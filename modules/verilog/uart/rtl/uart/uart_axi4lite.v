==> flow/design.v <==
`timescale 1ns/10ps
module double_ff_sync #(parameter WIDTH=8, parameter NRST_VAL = 0)
        (
            input CLK,
            input NRST,
            input [WIDTH-1:0] D,
            output reg [WIDTH-1:0] Q
        );
        reg [WIDTH-1:0] qi;
        always @(posedge CLK) begin
            if (~NRST)
                begin
                Q <= NRST_VAL;
                qi <= NRST_VAL;
                end
            else
                {Q, qi} <= {qi, D};
        end
endmodule
`timescale 1ns / 10ps
module baud_generator
    #(parameter BAUD_RATE = 230_400,
     parameter CLOCK_IN = 100_000_000,
     parameter OVERSAMPLING_RATE = 8)  
    (
    output reg BAUDPULSE,
    output reg DIVPULSE,
    input CLK,
    input NRST
    );
    parameter CLK_COUNT_DIV_MAX = (CLOCK_IN / (OVERSAMPLING_RATE * BAUD_RATE));
    reg [$clog2(CLK_COUNT_DIV_MAX-1)-1:0] divpulse_cnt;
    reg [$clog2(OVERSAMPLING_RATE-1)-1:0] baudpulse_cnt;
    always @(posedge CLK)
    begin
        if (~NRST)
            begin
            divpulse_cnt <= 0;
            baudpulse_cnt <= 0;
            DIVPULSE <= 0;
            BAUDPULSE <= 0;
            end
        else
            begin
            if (divpulse_cnt < CLK_COUNT_DIV_MAX-1)
            begin
                DIVPULSE <= 0;
                BAUDPULSE <= 0;
                divpulse_cnt <= divpulse_cnt + 1;
            end
            else if (divpulse_cnt == CLK_COUNT_DIV_MAX-1)
            begin
                DIVPULSE <= 1;
                divpulse_cnt <= 0;
                if (baudpulse_cnt == OVERSAMPLING_RATE-1)
                    begin
                    BAUDPULSE <= 1;
                    baudpulse_cnt <= 0;
                    end
                else
                    baudpulse_cnt <= baudpulse_cnt + 1;
            end
        end
    end
endmodule
`timescale 1ns/10ps
module uart
    #(parameter CLOCK_FREQUENCY = 100_000_000,
    parameter BAUD_RATE = 115_200,
    parameter DATA_BITS = 8)
    (
        input   CLK,
        input   NRST,
        input   [(DATA_BITS-1):0] TX_DI,
        input   TX_DRDY,
        output  TX_BUSY,
        output  TX_DONE,
        output  TX_DSER,       
        input   RX_DSER,  
        output  [(DATA_BITS-1):0] RX_DO,
        output  RX_DRDY,
        output  RX_BUSY
    );
    localparam OVERSAMPLING_RATE = 8;
    wire baud_pulse, div_pulse;
    baud_generator #(.BAUD_RATE(BAUD_RATE), .CLOCK_IN(CLOCK_FREQUENCY),
    .OVERSAMPLING_RATE(OVERSAMPLING_RATE)) baud_generator_inst
    (
        .NRST(NRST), .CLK(CLK),
        .DIVPULSE(div_pulse), .BAUDPULSE(baud_pulse)
    );
    uart_tx #(.OVERSAMPLING(OVERSAMPLING_RATE),
    .DATA_BITS(DATA_BITS)) uart_tx_inst
    (
        .NRST(NRST),
        .BAUDPULSE(baud_pulse),
        .CLK(CLK),
        .TX_DRDY(TX_DRDY),
        .TX_DI(TX_DI),
        .TX_DSER(TX_DSER),
        .TX_BUSY(TX_BUSY),
        .TX_DONE(TX_DONE)
    );
    uart_rx #(.OVERSAMPLING(OVERSAMPLING_RATE),
                .DATA_BITS(DATA_BITS)) uart_rx_inst
                (.NRST(NRST),
                .CLK(CLK),
                .DIVPULSE(div_pulse),
                .RX_DSER(RX_DSER),
                .RX_DRDY(RX_DRDY),
                .RX_DO(RX_DO),
                .RX_BUSY(RX_BUSY)
    );
endmodule
`timescale 1ns/10ps
module uart_axi4lite
    #(
    parameter AXI_AWIDTH = 4,
    parameter AXI_DWIDTH = 32,
    parameter CLOCK_FREQUENCY = 100_000_000,
    parameter BAUD_RATE = 115_200,
    parameter DATA_BITS = 8)
    (
        input                       AXI_ACLK,
        input                       AXI_ARESETN,
        input [AXI_AWIDTH-1:0]      AXI_AWADDR,
        input                       AXI_AWVALID,
        output reg                  AXI_AWREADY,
        input [AXI_DWIDTH-1:0]      AXI_WDATA,
        input [(AXI_DWIDTH/8)-1:0]  AXI_WSTRB,
        input AXI_WVALID,
        output reg                  AXI_WREADY,
        output reg  [1:0]           AXI_BRESP,
        output reg                  AXI_BVALID,
        input                       AXI_BREADY,
        input [AXI_AWIDTH-1:0]      AXI_ARADDR,
        input  wire                 AXI_ARVALID,
        output reg                  AXI_ARREADY,
        output reg [AXI_DWIDTH-1:0] AXI_RDATA,
        output reg [1:0]            AXI_RRESP,
        output reg                  AXI_RVALID,
        input                       AXI_RREADY,
        output  TX_DSER,  
        input   RX_DSER  
    );
    localparam ADDR_TX_DATA = 4'h0;
    localparam ADDR_TX_BUSY = 4'h4;
    localparam ADDR_RX_DATA = 4'h8;
    localparam ADDR_RX_STATE = 4'hC;
    reg tx_drdy;
    reg [DATA_BITS-1:0] tx_di;
    wire tx_done, tx_busy, rx_drdy, rx_busy;
    wire [DATA_BITS-1:0] rx_do;
    uart #(.CLOCK_FREQUENCY(CLOCK_FREQUENCY),
            .BAUD_RATE(BAUD_RATE),
            .DATA_BITS(DATA_BITS)) uart_inst
    (
        .CLK(AXI_ACLK), .NRST(AXI_ARESETN),
        .TX_DRDY(tx_drdy), .TX_DI(tx_di),
        .TX_DONE(tx_done), .TX_BUSY(tx_busy),
        .TX_DSER(TX_DSER),  
        .RX_DSER(RX_DSER),  
        .RX_DO(rx_do), .RX_DRDY(rx_drdy), .RX_BUSY(rx_busy)
    );
    wire [AXI_AWIDTH-1:0] write_addr = AXI_AWADDR;
    always @(posedge AXI_ACLK) begin
        if (!AXI_ARESETN)
        begin
            AXI_AWREADY <= 1'b0;
            AXI_WREADY <= 1'b0;
            AXI_BVALID <= 1'b0;
            tx_di  <= {DATA_BITS{1'b0}};  
            tx_drdy  <= 1'b0;
        end
        else if (AXI_WVALID & AXI_AWVALID)
        begin
            if (AXI_AWREADY & AXI_WREADY)
            begin
                AXI_AWREADY <= 1'b0;
                AXI_WREADY <= 1'b0;
                AXI_BVALID <= 1'b0;
                tx_drdy <= 1'b0;
            end
            else
            begin
                case (AXI_AWADDR[3:0])
                    ADDR_TX_DATA:
                    begin
                        if (!tx_busy)
                        begin
                        tx_di <= AXI_WDATA[DATA_BITS-1:0];
                        tx_drdy <= 1'b1;  
                        end
                        else;
                    end
                    default:;
                endcase
                AXI_AWREADY <= 1'b1;
                AXI_WREADY <= 1'b1;
                AXI_BVALID <= 1'b1;
                AXI_BRESP <= 2'b00;
            end
        end
        else
            begin
                AXI_AWREADY <= 1'b0;
                AXI_WREADY <= 1'b0;
                AXI_BVALID <= 1'b0;
            end
    end
    reg rx_drdy_latch;  
    reg [DATA_BITS-1:0] rx_do_latch;  
    always @(posedge AXI_ACLK)
    begin
        if (!AXI_ARESETN)
        begin
            rx_drdy_latch <= 1'b0;
            rx_do_latch <= 8'hFF;
            AXI_RDATA <= 32'hDEADBEEF;
            AXI_RVALID <= 1'b0;
            AXI_ARREADY <= 1'b0;
            AXI_RRESP <= 2'b00;
        end
        else
        begin
            if (rx_drdy)
            begin
                rx_drdy_latch <= 1'b1;
                rx_do_latch <= rx_do;
            end
            if (AXI_ARVALID & AXI_RREADY)
            begin
                if (AXI_RVALID & AXI_ARREADY)
                begin
                    AXI_RVALID <= 1'b0;
                    AXI_ARREADY <= 1'b0;
                end
                else
                begin
                    AXI_RVALID <= 1'b1;
                    AXI_ARREADY <= 1'b1;
                    AXI_RRESP <= 2'b00;
                    case (AXI_ARADDR[3:0])
                        ADDR_TX_DATA:
                            begin
                            AXI_RDATA <= { { (AXI_DWIDTH-DATA_BITS){1'b0} }, tx_di };
                            end
                        ADDR_TX_BUSY:
                            begin
                            AXI_RDATA <= { { (AXI_DWIDTH-1){1'b0} }, tx_busy};
                            end
                        ADDR_RX_DATA:
                            begin
                            AXI_RDATA <= { { (AXI_DWIDTH-DATA_BITS){1'b0} }, rx_do_latch };
                            rx_drdy_latch <= 1'b0;
                            end
                        ADDR_RX_STATE:
                            begin
                            AXI_RDATA <= { { (AXI_DWIDTH-2){1'b0} }, rx_busy, rx_drdy_latch};
                            end
                        default:
                            AXI_RDATA <= 32'hDEADBEEF;
                    endcase
                end
            end
            else
            begin
                AXI_RVALID <= 1'b0;
                AXI_ARREADY <= 1'b0;
                AXI_RDATA <= 32'hDEADBEEF;
            end
        end
    end
endmodule
`timescale 1ns/10ps
module uart_rx
  #(parameter OVERSAMPLING = 8, parameter DATA_BITS = 8)  
  (
   input            NRST,
   input            CLK,           
   input            DIVPULSE,
   input            RX_DSER,
   output reg       RX_DRDY,         
   output reg [DATA_BITS-1:0] RX_DO,  
   output           RX_BUSY
   );
  localparam S_IDLE      = 2'b00;
  localparam S_START     = 2'b01;
  localparam S_DATA      = 2'b10;
  localparam S_STOP      = 2'b11;
  wire rx_serial_stable;
  reg [$clog2(DATA_BITS+2-1):0] data_bits_idx;  
  reg [1:0] S_next;
  assign RX_BUSY = (S_next != S_IDLE);
  double_ff_sync #(.WIDTH(1), .NRST_VAL(1)) ff_sync
  (.NRST(NRST), .CLK(CLK),
    .D(RX_DSER), .Q(rx_serial_stable));
  always @(posedge CLK)
  begin
    if (~NRST)
      begin
      RX_DRDY <= 1'b0;
      S_next <= S_IDLE;
      end
    else
      case (S_next)
      S_IDLE:
          begin
          RX_DRDY <= 1'b0;
          if (rx_serial_stable == 1'b0)  
            S_next <= S_START;
          else
            S_next <= S_IDLE;
          end
        S_START:
          begin
          if (data_bits_idx == 1)
            S_next <= S_DATA;
          else
            S_next <= S_START;
          end
        S_DATA:
          begin
          if ((data_bits_idx == DATA_BITS+1) && (rx_serial_stable == 1'b1))
            S_next <= S_STOP;
          else
            S_next <= S_DATA;
          end
        S_STOP:
          begin
            if (data_bits_idx == DATA_BITS+2)
              begin
              RX_DRDY <= 1'b1;
              S_next <= S_IDLE;
              end
            end
         default:
           S_next <= S_IDLE;
      endcase
  end
  reg [$clog2(OVERSAMPLING-1):0] divpulse_cnt;
  always @(posedge CLK)
  begin
    if (~NRST)
    begin      
      RX_DO <= 0;
      data_bits_idx <= 0;      
      divpulse_cnt <= 0;
    end
    else
      begin
      if (DIVPULSE)  
        begin
        case (S_next)
          S_START :
            begin
              if (divpulse_cnt == (OVERSAMPLING-1)/2)  
              begin
                divpulse_cnt <= 0;   
                data_bits_idx <= data_bits_idx + 1;
              end
              else
                divpulse_cnt <= divpulse_cnt + 1;
            end
          S_DATA :
            begin
            if (divpulse_cnt == OVERSAMPLING-1)
              begin
              RX_DO[data_bits_idx-1] <= rx_serial_stable;
              data_bits_idx <= data_bits_idx + 1;
              divpulse_cnt <= 0;
              end
            else
                divpulse_cnt <= divpulse_cnt + 1;
            end
          S_STOP :
            begin
            if (divpulse_cnt == OVERSAMPLING-1)
              begin
              divpulse_cnt <= 0;
              data_bits_idx <= data_bits_idx + 1;
              end
            else
              divpulse_cnt <= divpulse_cnt + 1;
            end
          default:
          ;
        endcase
      end
        else
          begin
            case (S_next)
              S_IDLE:
                begin
                data_bits_idx <= 0;          
                divpulse_cnt <= 0;
                end
              default:;
            endcase;
          end
      end
end
endmodule
`timescale 1ns/10ps
module uart_tx
  #(parameter OVERSAMPLING = 8,
    parameter DATA_BITS = 8)
  (
   input       NRST,
   input       BAUDPULSE,
   input       CLK,
   input       TX_DRDY,
   input [7:0] TX_DI,
   output reg  TX_DSER,
   output reg  TX_BUSY,
   output reg  TX_DONE
  );
  parameter DATA_BITS_WIDTH = $clog2(DATA_BITS-1);  
  localparam S_IDLE     = 2'b00;
  localparam S_START = 2'b01;
  localparam S_DATA  = 2'b10;
  localparam S_STOP  = 2'b11;
  reg [1:0] S_next;
  reg [DATA_BITS_WIDTH:0] data_bits_idx;  
  reg [DATA_BITS-1:0] data_bits;  
  always @(posedge CLK)
  begin
    if (~NRST)
        begin
        TX_DONE <= 1'b0;
        TX_BUSY <= 1'b0;
        S_next <= S_IDLE;   
        end
    else
      begin
      case (S_next)
        S_IDLE:
          begin
          TX_DONE     <= 1'b0;
          if (TX_DRDY == 1'b1)
            begin
            TX_BUSY   <= 1'b1;
            data_bits     <= TX_DI;    
            S_next <= S_START;
            end
          else
            TX_BUSY   <= 1'b0;
          end
        S_START:
          begin
          if (TX_DSER == 1'b0)
            S_next <= S_DATA;
          else
            S_next <= S_START;
          end
        S_DATA:
          begin
          if (data_bits_idx == DATA_BITS)
              S_next <= S_STOP;
          else
            S_next <= S_DATA;
          end
        S_STOP:
        begin
            if (data_bits_idx == 0)
              begin
              S_next <= S_IDLE;
              TX_DONE <= 1'b1;  
              end
            else
              S_next <= S_STOP;
        end
        default:
         S_next <= S_IDLE;
      endcase
    end
  end
  always @(posedge CLK)
  begin
    if (~NRST)
        TX_DSER <= 1'b1;   
    else
    begin
    if (BAUDPULSE)
      begin
      case (S_next)
        S_IDLE :
          begin
            TX_DSER   <= 1'b1;          
          end
        S_START :
          begin
            TX_DSER <= 1'b0;
            data_bits_idx <= 0;
          end
        S_DATA :
          begin
            TX_DSER <= data_bits[data_bits_idx[2:0]];
            data_bits_idx <= data_bits_idx + 1;
          end
        S_STOP :
            begin
            data_bits_idx <= 0;
            TX_DSER <= 1'b1;
            end
        default :
          TX_DSER <= 1'b1;
      endcase
      end
    else;
  end
  end
endmodule
======== Step by step through the tools: uart_axi4lite ========
What the tools print for uart_axi4lite, step after step.
Lines are those of the file above, counted from 1.
The mark - stands for no value.
inputs
  design top .............................. uart_axi4lite
  clock ................................... AXI_ACLK
  cell library ............................ sky130hd
  timing corner ........................... tt_025C_1v80

======== After elaboration ========
Counts by Yosys on the flattened word-level netlist (proc, flatten, opt, wreduce; memories kept). Register bits leave out memories and registers merged into their read ports (data or address). Print and check cells are left out. Cells with the same type and inputs are merged into one.
word-level totals
  register bits ........................... 102
  output and inout port bits .............. 42
  bits of input ports ..................... 52
  cells after elaboration ................. 136
cells by class
  $lt $le $gt $ge ......................... 1
  mux-type cells .......................... 38
  reduce/logical cells .................... 32
  add/sub/neg operators ................... 7
  shift operators ......................... 3
  bitwise logic cells ..................... 9
  eq/ne operators ......................... 23
operators by type and width
  cell                                            count
  case mux 32 bit (select 4 bit)                  1
  variable shift 1 x 33 -> 8 bit                  1
  variable shift 1 x 33 -> 8 bit with constant A  1
  negation 32 -> 33 bit                           1
  two-way mux 5 bit                               4
  AND reduction 2 bit                             8
  case mux 4 bit (select 2 bit)                   2
  case mux 2 bit (select 4 bit)                   2
  two-way mux 4 bit                               4
  two-way mux 1 bit                               14
  two-way mux 7 bit                               2
  nonzero test 2 bit                              6
  AND reduction 3 bit                             4
  == test 4 bit with constant B                   3
  zero test 4 bit                                 3
  == test 5 x 4 -> 1 bit with constant B          2
  case mux 5 bit (select 2 bit)                   1
  two-way mux 2 bit                               5
  == test 2 bit with constant B                   4
  OR reduction 2 bit                              4
  adder 4 x 1 -> 4 bit with constant B            2
  == test 4 x 3 -> 1 bit with constant B          2
  AND reduction 4 bit                             2
  nonzero test 4 bit                              2
  variable part select 8 x 3 -> 1 bit             1
  AND 8 bit                                       1
  OR 8 bit                                        1
  inverter 8 bit                                  1
Other operator kinds: 20; their cells: 29.

======== Longest topological paths ========
Depth = most cells in a row (Yosys ltp): at word level without a register or memory, in the mapped netlist without a sequential cell, where the memories' decode and read muxes count.
logic depth
  word-level depth ........................ 6
  ABC_AREA ................................ 0
  depth in mapped cells ................... 13
  depth with buffers taken out ............ 11

======== Mapped cells and area ========
Source: synth_stat.txt of the flow (Yosys; design flattened, memories mapped). It holds for the ABC_AREA given above (unset counts as 0); a run with the other value may have another netlist.
synthesis totals
  buffer cells ............................ 53
  sequential area ......................... 1741.7 um2
  flip-flops .............................. 81
  chip area (Yosys) ....................... 4356.7 um2
  standard cells after synthesis .......... 477
cell types
  type                        count  area in all (um2)
  sky130_fd_sc_hd__dfxtp_1    69     1.38E+03
  sky130_fd_sc_hd__mux2i_1    37     370.355
  sky130_fd_sc_hd__edfxtp_1   12     360.346
  sky130_fd_sc_hd__ha_1       19     237.728
  sky130_fd_sc_hd__buf_4      30     225.216
  sky130_fd_sc_hd__nor2_1     50     187.68
  sky130_fd_sc_hd__nand2_1    49     183.926
  sky130_fd_sc_hd__a21oi_1    23     115.11
  sky130_fd_sc_hd__o21ai_0    18     90.086
  sky130_fd_sc_hd__nor3_1     15     75.072
  sky130_fd_sc_hd__mux4_2     3      67.565
  sky130_fd_sc_hd__clkbuf_1   16     60.058
  sky130_fd_sc_hd__nand3_1    12     60.058
  sky130_fd_sc_hd__inv_1      14     52.55
  sky130_fd_sc_hd__or4_1      6      45.043
  sky130_fd_sc_hd__nor2b_1    7      43.792
  sky130_fd_sc_hd__o2111ai_1  5      43.792
  sky130_fd_sc_hd__xnor2_1    5      43.792
Not listed: further types 45, cells in them 87.
By module: a second synthesis without flattening, with its own total; a netlist apart from the flattened one above.
second synthesis, totals
  cell total of the unflattened synthesis .. 498
  area (unflattened synthesis) ............ 4559.4 um2
Rows give one instance, submodules left out.
by module
  module          area (um2)  instances  sequential area (um2)  cells
  uart_rx         1601.5      1          400.4                  201
  uart_axi4lite   1447.6      1          580.6                  156
  uart_tx         795.8       1          500.5                  63
  baud_generator  661.9       1          240.2                  74
  double_ff_sync  52.6        1          40.0                   4
  uart            0.0         1          0.0                    0

======== Path before layout ========
Path of least setup slack by OpenSTA after synthesis, without wires, with an ideal clock, recovery checks aside; 20% of the period is set as input and as output delay. Where synthesis merged equal registers, the netlist keeps one of their names.
timing post-synthesis
  kind .................................... register to register
  from .................................... register uart_inst.uart_rx_inst.data_bits_idx[0]
  to ...................................... register uart_inst.uart_rx_inst.RX_DO[1]
  launch time at the first pin ............ 0 ps
  library setup time ...................... 126 ps
  delay of the path ....................... 3140 ps
  required time ........................... 4074 ps
  path buffers ............................ 2
  path slack .............................. 1060 ps
  arrival ................................. 3014 ps
  clock period ............................ 4200 ps
  stages on the path ...................... 13
  synthesis period reached ................ 3140 ps
"delay of the path" is the arrival time less input delay plus setup time.
"stages on the path" counts driving pins, that of a launching flip-flop among them; a cell with two outputs on the path counts twice.
"synthesis period reached" is the clock period less the worst setup slack; recovery checks do not enter. This is arithmetic on one report: input and output delays are still those of the set period (20% each).
The rows between start and end are the longest chain of elaborated cells between them; the timing report does not say that the signal goes this way. Where chains are equally long, one stands for them.
A line is the first line of the expression or statement that the cell stems from. Yosys adds cells for indexed reads and writes and turns some case tables into memories.
At most two assigning lines are given for a register; there are more.
Lines with a computed index may be missing from the assigning lines.
between the ends, post-synthesis
  path through ............................ sky130_fd_sc_hd__dfxtp_1 sky130_fd_sc_hd__buf_6 sky130_fd_sc_hd__inv_1 sky130_fd_sc_hd__ha_1 sky130_fd_sc_hd__clkbuf_1 sky130_fd_sc_hd__nand2_1 sky130_fd_sc_hd__or4_1 sky130_fd_sc_hd__ha_1 sky130_fd_sc_hd__nor4bb_1 sky130_fd_sc_hd__nand4_1 sky130_fd_sc_hd__a2111oi_4 sky130_fd_sc_hd__o2111ai_1 sky130_fd_sc_hd__mux2i_1
  cells in the longest elaborated chain ... 6
  elaborated cells on any way between the ends .. 7
  RTL lines with such cells ............... 1
  classes of those cells .................. add/sub (2); shift (2); logic (3)
ends and longest elaborated chain, post-synthesis
  item                            RTL line  text
  start, declared                 292       reg [$clog2(DATA_BITS+2-1):0] data_bits_idx;
  start, assigned                 360       data_bits_idx <= data_bits_idx + 1;
  start, assigned                 370       data_bits_idx <= data_bits_idx + 1;
  subtractor 5 x 1 -> 6 bit       369       RX_DO[data_bits_idx-1] <= rx_serial_stable;
  negation 32 -> 33 bit           369
  variable shift 1 x 33 -> 8 bit  369
  inverter 8 bit                  369
  AND 8 bit                       369
  OR 8 bit                        369
  end, assigned                   346       RX_DO <= 0;
  end, declared                   284       output reg [DATA_BITS-1:0] RX_DO,

======== Worst path after layout ========
Path of least setup slack in the final report of flow run 1 (OpenROAD, finished layout, wires in). Where an end is a register, its clock arrival counts in the times.
The report prints the path's times to 10 ps; the period is as set.
timing after layout
  kind .................................... register to register
  from .................................... register uart_inst.uart_rx_inst.data_bits_idx[0]
  to ...................................... register uart_inst.uart_rx_inst.RX_DO[1]
  path slack .............................. -430 ps
  library setup time ...................... 130 ps
  clock period ............................ 2560 ps
  arrival ................................. 3210 ps
  required time ........................... 2780 ps
  path buffers ............................ 2
  stages on the path ...................... 13
  launch time at the first pin ............ 350 ps
The rows between start and end are the longest chain of elaborated cells between them; the timing report does not say that the signal goes this way. Where chains are equally long, one stands for them.
At most two assigning lines are given for a register; there are more.
Lines with a computed index may be missing from the assigning lines.
between the ends, after layout
  path through ............................ sky130_fd_sc_hd__dfxtp_4 sky130_fd_sc_hd__or2_4 sky130_fd_sc_hd__xnor2_2 sky130_fd_sc_hd__nor3_2 sky130_fd_sc_hd__buf_4 sky130_fd_sc_hd__o211ai_1 sky130_fd_sc_hd__ha_1 sky130_fd_sc_hd__nor4bb_1 sky130_fd_sc_hd__nand4_1 sky130_fd_sc_hd__a2111oi_4 sky130_fd_sc_hd__buf_4 sky130_fd_sc_hd__o2111ai_2 sky130_fd_sc_hd__mux2i_1
  cells in the longest elaborated chain ... 6
  elaborated cells on any way between the ends .. 7
  RTL lines with such cells ............... 1
  classes of those cells .................. add/sub (2); shift (2); logic (3)
ends and longest elaborated chain, after layout
  item                            RTL line  text
  start, declared                 292       reg [$clog2(DATA_BITS+2-1):0] data_bits_idx;
  start, assigned                 360       data_bits_idx <= data_bits_idx + 1;
  start, assigned                 370       data_bits_idx <= data_bits_idx + 1;
  subtractor 5 x 1 -> 6 bit       369       RX_DO[data_bits_idx-1] <= rx_serial_stable;
  negation 32 -> 33 bit           369
  variable shift 1 x 33 -> 8 bit  369
  inverter 8 bit                  369
  AND 8 bit                       369
  OR 8 bit                        369
  end, assigned                   346       RX_DO <= 0;
  end, declared                   284       output reg [DATA_BITS-1:0] RX_DO,

Below are 2 stored runs of the flow (Yosys, OpenROAD; platform sky130hd) on uart_axi4lite, each with its settings and what was measured, unordered. Constraints: input delay and output delay 20% of the set period each, output load 0.01 pF.

======== flow run 1 ========
==> flow/run.sh <==
#!/bin/bash
# the make line also repeats the synthesis and layout settings of config.mk as NAME=value (left out here)
make -C /OpenROAD-flow-scripts/flow DESIGN_CONFIG=/design/flow/config.mk WORK_HOME=/design/flow/orfs CLKGATE_MAP_FILE= finish
==> flow/config.mk <==
export PLATFORM = sky130hd
export DESIGN_NAME = uart_axi4lite
export DESIGN_NICKNAME = uart_axi4lite
export VERILOG_FILES = /design/flow/design.v
export SDC_FILE = /design/flow/constraint.sdc
export NUM_CORES = 4
export LEC_CHECK = 0
export CAP_MARGIN = 20
export CELL_PAD_IN_SITES_DETAIL_PLACEMENT = 1
export CORE_ASPECT_RATIO = 0.59
export CORE_MARGIN = 2
export CORE_UTILIZATION = 26
export CTS_CLUSTER_DIAMETER = 328
export MAX_ROUTING_LAYER = met5
export MIN_ROUTING_LAYER = met2
export PLACE_DENSITY_LB_ADDON = 0.23
export SLEW_MARGIN = 20
==> flow/constraint.sdc <==
create_clock -name core_clock -period 2.56 [get_ports {AXI_ACLK}]
set_input_delay 0.5120 -clock core_clock [delete_from_list [all_inputs] [get_ports {AXI_ACLK}]]
set_output_delay 0.5120 -clock core_clock [all_outputs]
set_load 0.01 [all_outputs]

-------- measured, flow run 1 --------
  setup slack of the worst path ........... -432 ps
  die area ................................ 17844.3 um2
  standard-cell area after routing ........ 5620.4 um2
  total negative slack .................... -3104 ps
  synthesized cell area ................... 4356.7 um2
  utilization ............................. 0.342

======== flow run 2 ========
==> flow/run.sh <==
#!/bin/bash
# the make line also repeats the synthesis and layout settings of config.mk as NAME=value (left out here)
make -C /OpenROAD-flow-scripts/flow DESIGN_CONFIG=/design/flow/config.mk WORK_HOME=/design/flow/orfs CLKGATE_MAP_FILE= finish
==> flow/config.mk <==
export PLATFORM = sky130hd
export DESIGN_NAME = uart_axi4lite
export DESIGN_NICKNAME = uart_axi4lite
export VERILOG_FILES = /design/flow/design.v
export SDC_FILE = /design/flow/constraint.sdc
export NUM_CORES = 4
export LEC_CHECK = 0
export CAP_MARGIN = 20
export CORE_MARGIN = 2
export CORE_UTILIZATION = 40
export SETUP_SLACK_MARGIN = 0.28
export SLEW_MARGIN = 20
==> flow/constraint.sdc <==
create_clock -name core_clock -period 3.18 [get_ports {AXI_ACLK}]
set_input_delay 0.6360 -clock core_clock [delete_from_list [all_inputs] [get_ports {AXI_ACLK}]]
set_output_delay 0.6360 -clock core_clock [all_outputs]
set_load 0.01 [all_outputs]

-------- measured, flow run 2 --------
  setup slack of the worst path ........... 266 ps
  die area ................................ 11743.0 um2
  standard-cell area after routing ........ 5282.6 um2
  total negative slack .................... 0 ps
  synthesized cell area ................... 4356.7 um2
  utilization ............................. 0.492
