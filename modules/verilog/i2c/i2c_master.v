==> flow/design.v <==
`timescale 1ns/10ps
module i2c_controller #(CLOCK_FREQUENCY=100_000_000, I2C_FREQ=100_000, DATA_BITS=8) (
	input CLK,
	input NRST,					 
	inout I2C_SDA,				 
	inout I2C_SCL,				 
	input [7:0] IDATA,		   	 
	input [6:0] IADDR,		   	 
	input I_RW,				     
	output reg [6:0] OADDR,      
	output reg O_RW,
	output reg [7:0] ODATA,	   	 
	output reg BUSY, 		     
	output ODRDY,			   	 
	input IDRDY				     
);
localparam S_IDLE = 0;
localparam S_TX_START = 1;
localparam S_TX_ADDR = 2; 
localparam S_TX_ACK = 3;
localparam S_TX_DATA = 4;
localparam S_TX_STOP = 5;
localparam S_RX_START = 6;
localparam S_RX_ADDR = 7;
localparam S_RX_ACK = 8;
localparam S_RX_DATA = 9;
localparam S_RX_STOP = 10;
reg [3:0] state_next;
reg [3:0] state_internal;	 
reg I2C_SDA_SYNC, I2C_SCL_SYNC;	 
double_ff_sync #(.WIDTH(1), .NRST_VAL(1)) ff_sync_sda (
	.CLK(CLK),
	.NRST(NRST),
	.D(I2C_SDA),
	.Q(I2C_SDA_SYNC));
double_ff_sync #(.WIDTH(1), .NRST_VAL(1)) ff_sync_scl (
	.CLK(CLK),
	.NRST(NRST),
	.D(I2C_SCL),
	.Q(I2C_SCL_SYNC));
reg RX_I2C_SDA;
reg TX_I2C_SDA, TX_I2C_SCL;
parameter CYCLES_I2C_FULL = CLOCK_FREQUENCY / I2C_FREQ;
parameter CYCLES_I2C_HALF = CYCLES_I2C_FULL / 2;
parameter CYCLES_I2C_QUART = CYCLES_I2C_HALF / 2; 				 
reg [7:0] addr_internal; 									 
reg [$clog2(7):0] addr_i; 										 
reg [7:0] data_internal;										 
reg [$clog2(7):0] data_i; 										 
reg ack_internal;												 
reg [$clog2(CYCLES_I2C_HALF)-1:0] i2c_clk_count;				 
reg i2c_clk_enable;
assign I2C_SDA = ((state_internal != S_IDLE) & (state_internal != S_TX_ACK)) ? TX_I2C_SDA :
				(state_internal == S_RX_ACK) ? RX_I2C_SDA :
                    1'bz;
assign I2C_SCL = (state_internal != S_IDLE) ? TX_I2C_SCL :
                    1'bz;
always @(*)
begin: SM_COMB
	state_next = S_IDLE;
	i2c_clk_enable = 1'b0;
	BUSY = 1'b1;
	case (state_internal)
		S_IDLE:
		begin
			if ((!I2C_SDA_SYNC) & (I2C_SCL_SYNC))
			begin
				state_next = S_RX_START;
			end
			else if (IDRDY)
			begin
				state_next = S_TX_START;
				i2c_clk_enable = 1;
			end
			else if ((!I2C_SDA_SYNC) & I2C_SCL_SYNC) begin
				state_next = S_RX_START;
			end
			else begin
				state_next = S_IDLE;
			end
			BUSY = 1'b0;
		end
		S_TX_START:
		begin
			if (i2c_clk_count < CYCLES_I2C_QUART)
			begin
				state_next = S_TX_START;
				i2c_clk_enable = 1;
			end
			else
			begin
				state_next = S_TX_ADDR;
				i2c_clk_enable = 0;
			end
		end
		S_TX_ADDR:
		begin
			i2c_clk_enable = 1;
			if (addr_i > 8)
			begin
				state_next = S_TX_ACK;
			end
			else
			begin
				state_next = S_TX_ADDR;
			end
		end
		S_TX_ACK:
		begin
			i2c_clk_enable = 1;  
			if ((ack_internal) & (i2c_clk_count == CYCLES_I2C_HALF) & (TX_I2C_SCL == 1))
			begin
				state_next = S_TX_STOP;
			end
			else if ((!ack_internal) & (i2c_clk_count == CYCLES_I2C_HALF) & (TX_I2C_SCL == 1))
			begin
				if (data_i < 8)
				begin
					state_next = S_TX_DATA;   
				end
				else
				begin
					state_next = S_TX_STOP;   
				end
			end
			else
			begin
				state_next = S_TX_ACK;
			end
		end
		S_TX_DATA:
		begin
			i2c_clk_enable = 1;
			if (data_i >= 7)
			begin
				state_next = S_TX_ACK;
			end
			else
			begin
				state_next = S_TX_DATA;
			end
		end
		S_TX_STOP:
		begin
			i2c_clk_enable = 1;
			if ((TX_I2C_SDA == 1) & (TX_I2C_SCL == 1) & (i2c_clk_count >= CYCLES_I2C_HALF))  
			begin
				state_next = S_IDLE;
			end
			else
			begin
				state_next = S_TX_STOP;
			end
		end
		S_RX_START:
		begin
			if ((I2C_SCL_SYNC == 0) & (I2C_SDA_SYNC == 0))
			begin
				state_next = S_RX_ADDR;
			end
			else if ((I2C_SCL_SYNC == 1) & (I2C_SDA_SYNC == 0))
			begin
				state_next = S_RX_START;
			end
			else
			begin
				state_next = S_IDLE;
			end
		end
		S_RX_ADDR:
		begin
			if (addr_i < 8)
			begin
				state_next = S_RX_ADDR;
				i2c_clk_enable = 1;
			end
			else
			begin
				state_next = S_RX_ACK;
				i2c_clk_enable = 0; 	 
			end
		end
		S_RX_ACK:
		begin
			if ((i2c_clk_count == CYCLES_I2C_HALF) & (I2C_SCL == 1))
			begin
				if (addr_i > 8)
					state_next = S_RX_DATA;
				else
					state_next = S_RX_STOP;
			end
			else
			begin	 
				state_next = S_RX_ACK;
			end
		end
		S_RX_DATA:
		begin
			if (data_i < 8)
			begin
				state_next = S_RX_DATA;
				i2c_clk_enable = 1;
			end
			else
			begin
				state_next = S_RX_ACK;
				i2c_clk_enable = 0; 	 
			end
		end
		S_RX_STOP:
		begin
			if (ODRDY)
			begin
				state_next = S_IDLE;
			end
			else
			begin
				state_next = S_RX_STOP;
			end
		end
	endcase
end
always @(posedge CLK)
begin
	if (~NRST)
	begin
		i2c_clk_count <= 0;
	end
	else if (i2c_clk_enable)
	begin
		if (i2c_clk_count < CYCLES_I2C_HALF)
		begin
			i2c_clk_count <= i2c_clk_count + 1;
		end
		else
		begin
			TX_I2C_SCL <= ~TX_I2C_SCL; 	 
			i2c_clk_count <= 0;			 
		end
	end
	else
	begin
		i2c_clk_count <= 0;
	end
end
always @(posedge CLK)
begin: I2C_TX_SYNC
	if (~NRST)
	begin
		state_internal <= S_IDLE;
		data_internal <= 8'b0;
		addr_internal <= 8'b0;
		TX_I2C_SDA <= 1;		 
		TX_I2C_SCL <= 1; 		 
	end
	else
	begin
		state_internal <= state_next;
		case (state_next)
			S_IDLE:;  
			S_TX_START:
			begin
				TX_I2C_SDA <= 0;  
				if (state_internal == S_IDLE)
				begin
					data_internal <= IDATA;
					addr_internal <= {IADDR[6:0], I_RW};  
					data_i <= 0;
					addr_i <= 0;
				end
			end
			S_TX_ADDR:
			begin
				if (state_internal == S_TX_START)
				begin
					ack_internal <= 0; 		 
					TX_I2C_SCL <= 0; 			 
				end
				else
					if ((i2c_clk_count == CYCLES_I2C_QUART) & (TX_I2C_SCL == 0))   
					begin
						if (addr_i < DATA_BITS)
							TX_I2C_SDA <= addr_internal[addr_i]; 	 
						addr_i <= addr_i + 1;							 
					end
					else;
			end
			S_TX_ACK:
			begin
				if ((TX_I2C_SDA == 1) & (TX_I2C_SCL == 1)) 	 
				begin
					ack_internal <= 1;
				end
				else;
			end
			S_TX_DATA:
			begin
				if ((i2c_clk_count == CYCLES_I2C_QUART) & (TX_I2C_SCL == 0)) 	 
				begin
					TX_I2C_SDA <= data_internal[data_i]; 	 
					data_i <= data_i + 1;
				end
				else;
			end
			S_TX_STOP:
			begin
				if (TX_I2C_SCL == 0)
				begin
					TX_I2C_SDA <= 0;		 
					TX_I2C_SCL <= 1;
				end
				else if (i2c_clk_count == CYCLES_I2C_HALF)
				begin
					TX_I2C_SDA <= 1;	 	 
				end
				else;
			end
			default:;
		endcase
	end
end
always @(posedge CLK)
begin: I2C_RX_SYNC
	if (~NRST);
	else
	begin
		case (state_next)
			S_IDLE:;			 
			S_RX_START:;		 
			S_RX_ADDR:
			begin
				if (state_internal == S_RX_START)
				begin
					ack_internal <= 0; 			 
					TX_I2C_SCL <= 0; 			 
				end
				else
				begin
					if (((i2c_clk_count == CYCLES_I2C_QUART) | (i2c_clk_count == CYCLES_I2C_HALF)) & (TX_I2C_SCL == 1))   
					begin
						if (addr_i < DATA_BITS)
							addr_internal[addr_i] <= I2C_SDA_SYNC; 	 
						addr_i <= addr_i + 1;  
					end
					else;
				end
			end
			S_RX_ACK:
			begin
				if (i2c_clk_count >= CYCLES_I2C_QUART)
				begin
					RX_I2C_SDA <= 0;
				end
			end
			S_RX_DATA:
			begin
				if (state_internal == S_RX_START)
				begin
					ack_internal <= 0; 			 
					TX_I2C_SCL <= 0; 			 
				end
				else
				begin
					if (((i2c_clk_count == CYCLES_I2C_QUART) | (i2c_clk_count == CYCLES_I2C_HALF)) & (TX_I2C_SCL == 1))   
					begin
						if (data_i < DATA_BITS)
						begin
							data_internal[data_i] <= I2C_SDA_SYNC; 	 
						end
						data_i <= data_i + 1;  
					end
					else;
				end
			end
			S_RX_STOP:
			begin
				if ((I2C_SDA_SYNC == 1) & (I2C_SCL_SYNC == 1))
				begin
					ODRDY <= data_internal;
				end
			end
		endcase
	end
end
endmodule
`timescale 1ns/10ps
module double_ff_sync #(parameter WIDTH=8, parameter NRST_VAL = 0)
        (
            input CLK,
            input NRST,
            input [WIDTH-1:0] D,
            output reg [WIDTH-1:0] Q
        );
        reg [WIDTH-1:0] qi;
        always @(posedge CLK) begin
            if (~NRST)
                begin
                Q <= NRST_VAL;
                qi <= NRST_VAL;
                end
            else
                {Q, qi} <= {qi, D};
        end
endmodule
-- Step by step through the tools: i2c_controller
What the tools print for i2c_controller, step after step.
Line numbers count from 1 in the design file above.
Cell names lack the library's common part.
A cell with - has no value.
- top: i2c_controller
- clock: CLK
- cell library: sky130hd
- timing corner: tt_025C_1v80

-- After elaboration
Source: Yosys, flattened and elaborated, memories not mapped. Widths are those after wreduce. Registers that Yosys merges into a memory's read port (data or address) are not register bits. Print and check cells do not count.
- flip-flop bits (word level): 71
- noted output and inout bits: 20
- bits of input ports: 19
- noted elaborated cells: 166
- equality and inequality tests at 30
- add/sub/neg operators: 5
- $lt $le $gt $ge at 7
- shift-type cells: 6
- reductions and logical operators: 26
- bitwise gates (word level): 26
- noted mux-type cells: 46
- operators by type and width (kind ; number):
    parallel mux 4 bit (select 11 bit) ; 1
    == test 4 x 3 -> 1 bit with constant B ; 7
    two-way mux 4 bit ; 6
    two-way mux 1 bit ; 23
    two-way mux 3 bit ; 7
    == test 4 bit with constant B ; 5
    variable shift 1 x 5 -> 8 bit ; 2
    variable shift 1 x 5 -> 8 bit with constant A ; 2
    == test 4 x 2 -> 1 bit with constant B ; 4
    AND reduction 4 bit ; 4
    indexed select 8 x 4 -> 1 bit ; 2
    AND 8 bit ; 2
    OR 8 bit ; 2
    inverter 8 bit ; 2
    parallel mux 4 bit (select 2 bit) ; 2
    AND reduction 5 bit ; 3
    AND 1 bit ; 14
    AND reduction 3 bit ; 4
    != test 2 bit with constant B ; 5
    nonzero test 2 bit ; 5
    negator 4 -> 5 bit ; 2
    adder 9 x 1 -> 9 bit with constant B ; 1
    < comparator 9 x 8 -> 1 bit with constant B ; 1
    == test 9 x 8 -> 1 bit with constant B ; 1
    >= comparator 9 bit with constant B ; 1
    < comparator 9 bit with constant B ; 1
    == test 9 bit with constant B ; 1
    adder 4 x 1 -> 4 bit with constant B ; 2
Other operator kinds: 20; their cells: 34.

-- Logic depth
Depth = most cells in a row (Yosys ltp): at word level without a register or memory, in the mapped netlist without a sequential cell, where the memories' decode and read muxes count.
- noted depth after elaboration: 10
- ABC_AREA: 0
- depth in mapped cells: 6
- gate-level depth less buffers at 6

-- Synthesis result
Source: synth_stat.txt of the flow (Yosys; design flattened, memories mapped). It holds for the ABC_AREA given above (unset counts as 0); a run with the other value may have another netlist.
- noted mapped area: 1069.8 um^2
- cell count: 116
- noted buffer cells: 24
- noted flip-flops: 18
- cells by type (cell ; number ; total area (um^2)):
    dfxtp_1 ; 18 ; 360.346
    buf_4 ; 18 ; 135.13
    nor2_1 ; 14 ; 52.55
    xnor2_1 ; 4 ; 35.034
    xor2_1 ; 4 ; 35.034
    nand2b_1 ; 5 ; 31.28
    and3_1 ; 4 ; 25.024
    ha_1 ; 2 ; 25.024
    buf_6 ; 2 ; 22.522
    o31ai_4 ; 1 ; 21.27
    a211oi_4 ; 1 ; 20.019
    nor3b_4 ; 1 ; 18.768
    nor4b_1 ; 2 ; 17.517
    a21oi_1 ; 3 ; 15.014
    a221oi_2 ; 1 ; 15.014
    nand3_1 ; 3 ; 15.014
    o21a_1 ; 2 ; 15.014
    or4b_4 ; 1 ; 13.763
Other cell types: 24; their cells: 30.
By module: a second synthesis without flattening, with its own total; a netlist apart from the flattened one above.
- cells (unflattened synthesis): 113
- area total of the unflattened synthesis at 992.2 um^2
Each row is one instance without its submodules.
- by module (module ; cells ; instances ; seq. area (um^2) ; area (um^2)):
    i2c_controller ; 105 ; 1 ; 280.3 ; 887.1
    double_ff_sync ; 4 ; 2 ; 40.0 ; 52.6

-- Path before layout
OpenSTA on the mapped netlist: ideal clock, no wires. The path of least setup slack (recovery checks aside). Input and output delay are each 20% of the period. Register names are those of the netlist, which keeps one name where synthesis merged equal registers.
- path type: register to output
- from: register state_internal[1]
- to: output port I2C_SDA
- clock period: 2840 ps
- noted stages: 4
- slack at 1272 ps
- noted delay of the path: 1000 ps
- data arrival time at 1000 ps
- noted output delay: 568 ps
- period reached after synthesis: 1568 ps
"delay of the path" = arrival - input delay + setup time.
At an output port there is no setup time.
"stages" counts driving pins, that of a launching flip-flop among them; a cell with two outputs on the path counts twice.
"period reached after synthesis" is the clock period less the worst setup slack; recovery checks do not enter. This is arithmetic on one report: input and output delays are still those of the set period (20% each).
Between the ends stands the longest chain of elaborated cells between them, by number of cells; it is not shown to be the way that was timed. Of several equally long chains one is given.
A line is the first line of the expression or statement that the cell stems from. Yosys adds cells for indexed reads and writes and turns some case tables into memories.
- path through: dfxtp_1 buf_1 xor2_1 o31a_1
- cells in the longest elaborated chain: 3
- noted elaborated cells on any way between the ends: 6
- RTL lines, path after synthesis (what ; line ; source):
    start, declared ; 29 ; reg [3:0] state_internal;
    start, assigned ; 250 ; state_internal <= S_IDLE;
    start, assigned ; 258 ; state_internal <= state_next;
    == test 4 bit ; 54 ; (state_internal == S_RX_ACK) ? RX_I2C_SDA :
    two-way mux 1 bit ; 54 ;
    two-way mux 1 bit ; 53 ; assign I2C_SDA = ((state_internal != S_IDLE) & (state_internal != S_TX_ACK)) ? TX_I2C_SDA :
    end, declared ; 5 ; inout I2C_SDA,

-- Timing after layout
From the final timing report of run 1: the path of least setup slack in the routed layout; clock arrival at registers is part of the times.
The path's times are printed in steps of 10 ps; the period is the one set.
- path type: register to output
- from: register state_internal[3]
- to: output port BUSY
- slack at 170 ps
- clock period: 1910 ps
- noted stages: 4
- data arrival time at 1360 ps
- noted output delay: 380 ps
Between the ends stands the longest chain of elaborated cells between them, by number of cells; it is not shown to be the way that was timed. Of several equally long chains one is given.
- path through: dfxtp_2 buf_6 or4_4 buf_6
- cells in the longest elaborated chain: 2
- noted elaborated cells on any way between the ends: 2
- RTL lines, path after layout (what ; line ; source):
    start, declared ; 29 ; reg [3:0] state_internal;
    start, assigned ; 250 ; state_internal <= S_IDLE;
    start, assigned ; 258 ; state_internal <= state_next;
    zero test 4 bit ; 63 ; case (state_internal)
    two-way mux 1 bit ; 63 ;
    end, declared ; 13 ; output reg BUSY,

Appendix: measured runs

Below are 2 stored runs of the flow (Yosys, OpenROAD; platform sky130hd) on i2c_controller, each with its settings and what was measured, unordered. Constraints: input delay and output delay 20% of the set period each, output load 0.01 pF.
"achieved clock period" means the clock period less the worst setup slack. The figure is calculated, with input and output delays left at 20% of the set period.
"power" rests on the timing tool's default activity at the inputs, not on a simulated workload.

Run 1

==> flow/run.sh <==
#!/bin/bash
# the make line also repeats the synthesis and layout settings of config.mk as NAME=value (left out here)
make -C /OpenROAD-flow-scripts/flow DESIGN_CONFIG=/design/flow/config.mk WORK_HOME=/design/flow/orfs CLKGATE_MAP_FILE= finish
==> flow/config.mk <==
export PLATFORM = sky130hd
export DESIGN_NAME = i2c_controller
export DESIGN_NICKNAME = i2c_controller
export VERILOG_FILES = /design/flow/design.v
export SDC_FILE = /design/flow/constraint.sdc
export NUM_CORES = 4
export LEC_CHECK = 0
export ABC_AREA = 0
export CAP_MARGIN = 0
export CELL_PAD_IN_SITES_GLOBAL_PLACEMENT = 3
export CORE_MARGIN = 2
export CORE_UTILIZATION = 26
export CTS_CLUSTER_DIAMETER = 227
export CTS_CLUSTER_SIZE = 59
export GPL_TIMING_DRIVEN = 0
export PLACE_DENSITY_LB_ADDON = 0.1
export SETUP_SLACK_MARGIN = 0.17
export SLEW_MARGIN = 20
==> flow/constraint.sdc <==
create_clock -name core_clock -period 1.91 [get_ports {CLK}]
set_input_delay 0.3820 -clock core_clock [delete_from_list [all_inputs] [get_ports {CLK}]]
set_output_delay 0.3820 -clock core_clock [all_outputs]
set_load 0.01 [all_outputs]

Measured in run 1:
- Yosys chip area after synthesis at 1069.8 um^2
- area inside the die boundary at 4643.7 um^2
- standard-cell area after routing at 1306.2 um^2
- setup slack of the worst path: 168 ps
- noted the setup TNS: 0 ps
- noted the power: 972.7 uW
- achieved clock period at 1742 ps

Run 2

==> flow/run.sh <==
#!/bin/bash
# the make line also repeats the synthesis and layout settings of config.mk as NAME=value (left out here)
make -C /OpenROAD-flow-scripts/flow DESIGN_CONFIG=/design/flow/config.mk WORK_HOME=/design/flow/orfs CLKGATE_MAP_FILE= finish
==> flow/config.mk <==
export PLATFORM = sky130hd
export DESIGN_NAME = i2c_controller
export DESIGN_NICKNAME = i2c_controller
export VERILOG_FILES = /design/flow/design.v
export SDC_FILE = /design/flow/constraint.sdc
export NUM_CORES = 4
export LEC_CHECK = 0
export CAP_MARGIN = 20
export CORE_MARGIN = 2
export CORE_UTILIZATION = 57
export SLEW_MARGIN = 20
==> flow/constraint.sdc <==
create_clock -name core_clock -period 1.62 [get_ports {CLK}]
set_input_delay 0.3240 -clock core_clock [delete_from_list [all_inputs] [get_ports {CLK}]]
set_output_delay 0.3240 -clock core_clock [all_outputs]
set_load 0.01 [all_outputs]

Measured in run 2:
- Yosys chip area after synthesis at 1069.8 um^2
- area inside the die boundary at 2239.2 um^2
- standard-cell area after routing at 1226.2 um^2
- setup slack of the worst path: -42 ps
- noted the setup TNS: -161 ps
- noted the power: 1116 uW
- achieved clock period at 1662 ps
